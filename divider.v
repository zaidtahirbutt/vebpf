==> flow/design.v <==
module divider(clk, reset_n, dividend, divisor, stb, quotient, remainder, ack, err);
	parameter data_width = 64;
	input clk, reset_n;
	input [data_width-1:0] dividend;
	input [data_width-1:0] divisor;
	input stb;
	reg [2*data_width-1:0] qr;
	reg [data_width:0] counter;
	reg [data_width-1:0] divisor_r;
	wire [data_width:0] diff;
	assign diff = qr[2*data_width-1:data_width-1] - divisor_r;
	output [data_width-1:0] quotient;
	output [data_width-1:0] remainder;
	output ack;
	output reg err;
	assign quotient = qr[data_width-1:0];
	assign remainder = qr[data_width*2-1:data_width];
	assign ack = (counter == 0);
	always @(posedge clk) begin
		if (~reset_n) begin
			counter <= ~0;
			qr <= 0;
			err <= 0;
			divisor_r <= 0;
		end 
		else begin
		    if (stb) begin
			    if (divisor == 0) begin
                    counter <= 0;
                    qr <= 0;
                    err <= 1;
                end 
                else begin
                    counter <= data_width;
                    qr <= dividend;
                    divisor_r <= divisor;
                    err <= 0;
                end
            end else if (~(counter == 0)) begin
                if (diff[data_width]) begin
                    qr <= {qr[2*data_width-2:0], 1'b0};
                end 
                else begin
                    qr <= {diff[data_width-1:0], qr[data_width-2:0], 1'b1};
                end
                counter <= counter - 1;
            end
        end
	end
endmodule
# From RTL to reports: divider
# Tool output for the design above, in the order of the flow.
# Line numbers count from 1 in the design file above.
# Operators: Yosys type, input widths -> output width; for muxes data width and select width s.
setup:
  design: "divider"
  clock: "clk"
  cell_library: "sky130hd"
  pvt_corner: "tt_025C_1v80"

# Word-level counts
# Yosys after proc, flatten, opt, wreduce and memory -nomap, before mapping. Memory bits, and registers merged into a memory's read port (data or address), are not among the register bits. Print and check cells are not counted. Equal cells are merged and count once.
bits:
  reg_bits: 258
  latchBits: 0
  ram_bits: 0
  mem_bits_ro: 0
  clocked_rd_ports_x_width: 0
  mem_count: 0
  inputBits: 131
  output_inout_bits: 130
  wordCells: 19
classes:
  add_sub_neg: 2
  multipliers: 0
  div: 0
  n_cmp: 0
  eq_ne: 1
  shifts: 0
  mux: 8
  bitwise: 1
  reduce_logical: 3
ops:
  columns: ["op", "n"]
  rows:
  - ["$mux 128", 3]
  - ["$mux 65", 2]
  - ["$sub 65x1->65 const B", 1]
  - ["$sub 65x64->65", 1]
  - ["$logic_not 65->1", 1]
  - ["$logic_not 64->1", 1]
  - ["$mux 64", 1]
  - ["$mux 7", 1]
  - ["$ne 2x2->1 const B", 1]
  - ["$reduce_and 2->1", 1]
  - ["$not 1->1", 1]
  - ["$mux 1", 1]

# Longest topological paths
# Longest topological path by Yosys (ltp), each cell counted once; first at word level (registers and memories cut), then after technology mapping (sequential cells cut; the memories' decode and read muxes count).
logic_depth:
  ltp_word: 4
  ABC_AREA: 0
  depth_mapped: 17

# After synthesis
# The flow's flattened synthesis, as Yosys stat reports it; memories are mapped. The netlist is that of the ABC_AREA named above (0 if unset); the other value can give another one.
synth_totals:
  cells: 1873
  synth_area_um2: 14634.0
  seq_area_um2: 5165.0
  flip_flops: 258
  buf_cells: 116
types:
  columns: ["cell_type", "n", "area_total_um2"]
  rows:
  - ["sky130_fd_sc_hd__dfxtp_1", 258, 5.16E+03]
  - ["sky130_fd_sc_hd__nand2_1", 320, 1.2E+03]
  - ["sky130_fd_sc_hd__a21oi_1", 202, 1010.97]
  - ["sky130_fd_sc_hd__ha_1", 66, 825.792]
  - ["sky130_fd_sc_hd__o21ai_0", 134, 670.643]
  - ["sky130_fd_sc_hd__xnor2_1", 70, 613.088]
  - ["sky130_fd_sc_hd__mux2i_1", 56, 560.538]
  - ["sky130_fd_sc_hd__a22oi_1", 62, 465.446]
  - ["sky130_fd_sc_hd__xor2_1", 52, 455.437]
  - ["sky130_fd_sc_hd__clkbuf_1", 97, 364.099]
  - ["sky130_fd_sc_hd__inv_1", 86, 322.81]
  - ["sky130_fd_sc_hd__nor4_1", 40, 250.24]
  - ["sky130_fd_sc_hd__nor2_1", 66, 247.738]
  - ["sky130_fd_sc_hd__a21o_1", 31, 232.723]
  - ["sky130_fd_sc_hd__nor3_1", 41, 205.197]
  - ["sky130_fd_sc_hd__nand4_1", 31, 193.936]
  - ["sky130_fd_sc_hd__nand3_1", 34, 170.163]
  - ["sky130_fd_sc_hd__o21bai_1", 19, 142.637]
# Other cell types: 56; their cells: 208.

# Path before layout
# OpenSTA on the mapped netlist: ideal clock, no wires. The path of least setup slack (recovery checks aside). Input and output delay are each 20% of the period. Register names are those of the netlist, which keeps one name where synthesis merged equal registers.
synth_path:
  path_kind: "reg-to-reg"
  start: "register qr[63]"
  end: "register qr[114]"
  period_ns: 4.22
  setup_time_ns: 0.126
  launch_ns: 0.000
  arrival_time_ns: 3.147
  setup_slack_ns: 0.946
  delay_ns: 3.273
  stages: 18
  path_buffers: 2
  synth_period_reached_ns: 3.274
# "delay_ns" is the arrival time less input delay plus setup time.
# "stages": output pins that drive a net of the path, with the launching flip-flop's if there is one; two outputs of one cell count as two.
# "synth_period_reached_ns" is the clock period less the worst setup slack; recovery checks do not enter. This is arithmetic on one report: input and output delays are still those of the set period (20% each).
# The rows between start and end are the longest chain of elaborated cells between them; the timing report does not say that the signal goes this way. Where chains are equally long, one stands for them.
# A line is the first line of the expression or statement that the cell stems from. Yosys adds cells for indexed reads and writes and turns some case tables into memories.
# At most two assigning lines are given for a register; there are more.
synth_via:
  path_cell_list: "sky130_fd_sc_hd__dfxtp_1 > sky130_fd_sc_hd__inv_1 > sky130_fd_sc_hd__ha_1 > sky130_fd_sc_hd__inv_1 > sky130_fd_sc_hd__fa_1 > sky130_fd_sc_hd__a211oi_1 > sky130_fd_sc_hd__o21ai_1 > sky130_fd_sc_hd__o2111ai_1 > sky130_fd_sc_hd__a31o_1 > sky130_fd_sc_hd__nand3_2 > sky130_fd_sc_hd__o21ai_2 > sky130_fd_sc_hd__o21ba_2 > sky130_fd_sc_hd__a21bo_2 > sky130_fd_sc_hd__xnor2_4 > sky130_fd_sc_hd__buf_6 > sky130_fd_sc_hd__buf_6 > sky130_fd_sc_hd__mux2i_1 > sky130_fd_sc_hd__o21ai_1"
  elab_chain_cells: 4
  cone_cells: 4
  classes_between: "add/sub: 1; mux: 3"
synth_lines:
  columns: ["item", "line_no", "text"]
  rows:
  - ["from (decl)", 7, "reg [2*data_width-1:0] qr;"]
  - ["from (assign)", 35, "qr <= dividend;"]
  - ["from (assign)", 41, "qr <= {qr[2*data_width-2:0], 1'b0};"]
  - ["$sub 65x64->65", 11, "assign diff = qr[2*data_width-1:data_width-1] - divisor_r;"]
  - ["$mux 128", 40, "if (diff[data_width]) begin"]
  - ["$mux 128", 39, "end else if (~(counter == 0)) begin"]
  - ["$mux 128", 27, "if (stb) begin"]
  - ["to (assign)", 35, null]
  - ["to (assign)", 41, null]
  - ["to (decl)", 7, null]

# Path in the finished layout
# From the final timing report of run 1: the path of least setup slack in the routed layout; clock arrival at registers is part of the times.
layout_path:
  path_kind: "reg-to-output"
  start: "register counter[42]"
  end: "output ack"
  period_ns: 3.98
  launch_ns: 0.57
  arrival_time_ns: 3.22
  setup_slack_ns: -0.03
  stages: 8
  path_buffers: 1
# The rows between start and end are the longest chain of elaborated cells between them; the timing report does not say that the signal goes this way. Where chains are equally long, one stands for them.
# At most two assigning lines are given for a register; there are more.
layout_via:
  path_cell_list: "sky130_fd_sc_hd__dfxtp_1 > sky130_fd_sc_hd__nor4_4 > sky130_fd_sc_hd__nand4b_1 > sky130_fd_sc_hd__or3_4 > sky130_fd_sc_hd__nor4_4 > sky130_fd_sc_hd__nand3_1 > sky130_fd_sc_hd__inv_2 > sky130_fd_sc_hd__clkdlybuf4s50_1"
  elab_chain_cells: 1
  cone_cells: 1
  classes_between: "reduce/logical: 1"
layout_lines:
  columns: ["item", "line_no", "text"]
  rows:
  - ["from (decl)", 8, "reg [data_width:0] counter;"]
  - ["from (assign)", 21, "counter <= ~0;"]
  - ["from (assign)", 34, "counter <= data_width;"]
  - ["$logic_not 65->1", 18, "assign ack = (counter == 0);"]
  - ["to (decl)", 14, "output ack;"]

# Stored flow runs of divider (2 of them; Yosys, OpenROAD, sky130hd). They differ in their settings and are not a sequence. Constraints: input delay and output delay 20% of the set period each, output load 0.01 pF.
# "clock_period_reached_ns" is the run's clock period less its worst setup slack. It is reckoned from that one timing run; input and output delays stay at 20% of the period that was set.
# "worstPathTime_ns": the worst setup path's part of the clock period (all of it between registers, 20% less for each end at a port) less its slack. A launch clock that arrives late makes it longer, a capture clock that arrives late makes it shorter.
runs:
  - name: "run 1"
    settings:
      period_ns: 3.98
      CORE_UTILIZATION: 67
      CAP_MARGIN: 20
      CORE_MARGIN: 2
      SLEW_MARGIN: 20
    results:
      ys_area_um2: 14634.0
      total_die_area_um2: 23040.2
      final_stdcell_area_um2: 18366.4
      worst_setup_slack_ns: -0.035
      fin_tns_ns: -0.035
      clock_period_reached_ns: 4.015
      worstPathTime_ns: 3.22
      timing.worst_path_kind: "reg-to-output"
  - name: "run 2"
    settings:
      period_ns: 4.07
      CORE_UTILIZATION: 23
      PLACE_DENSITY_LB_ADDON: 0.03
      CORE_ASPECT_RATIO: 0.93
      CELL_PAD_IN_SITES_GLOBAL_PLACEMENT: 1
      CELL_PAD_IN_SITES_DETAIL_PLACEMENT: 2
      ABC_AREA: 1
      GPL_TIMING_DRIVEN: 1
      CTS_CLUSTER_SIZE: 12
      CAP_MARGIN: 5
      MIN_ROUTING_LAYER: "met2"
      CORE_MARGIN: 2
      SLEW_MARGIN: 20
    results:
      ys_area_um2: 18695.4
      total_die_area_um2: 83583.1
      final_stdcell_area_um2: 23694.0
      worst_setup_slack_ns: 0.431
      fin_tns_ns: 0.000
      clock_period_reached_ns: 3.639
      worstPathTime_ns: 2.82
      timing.worst_path_kind: "reg-to-output"
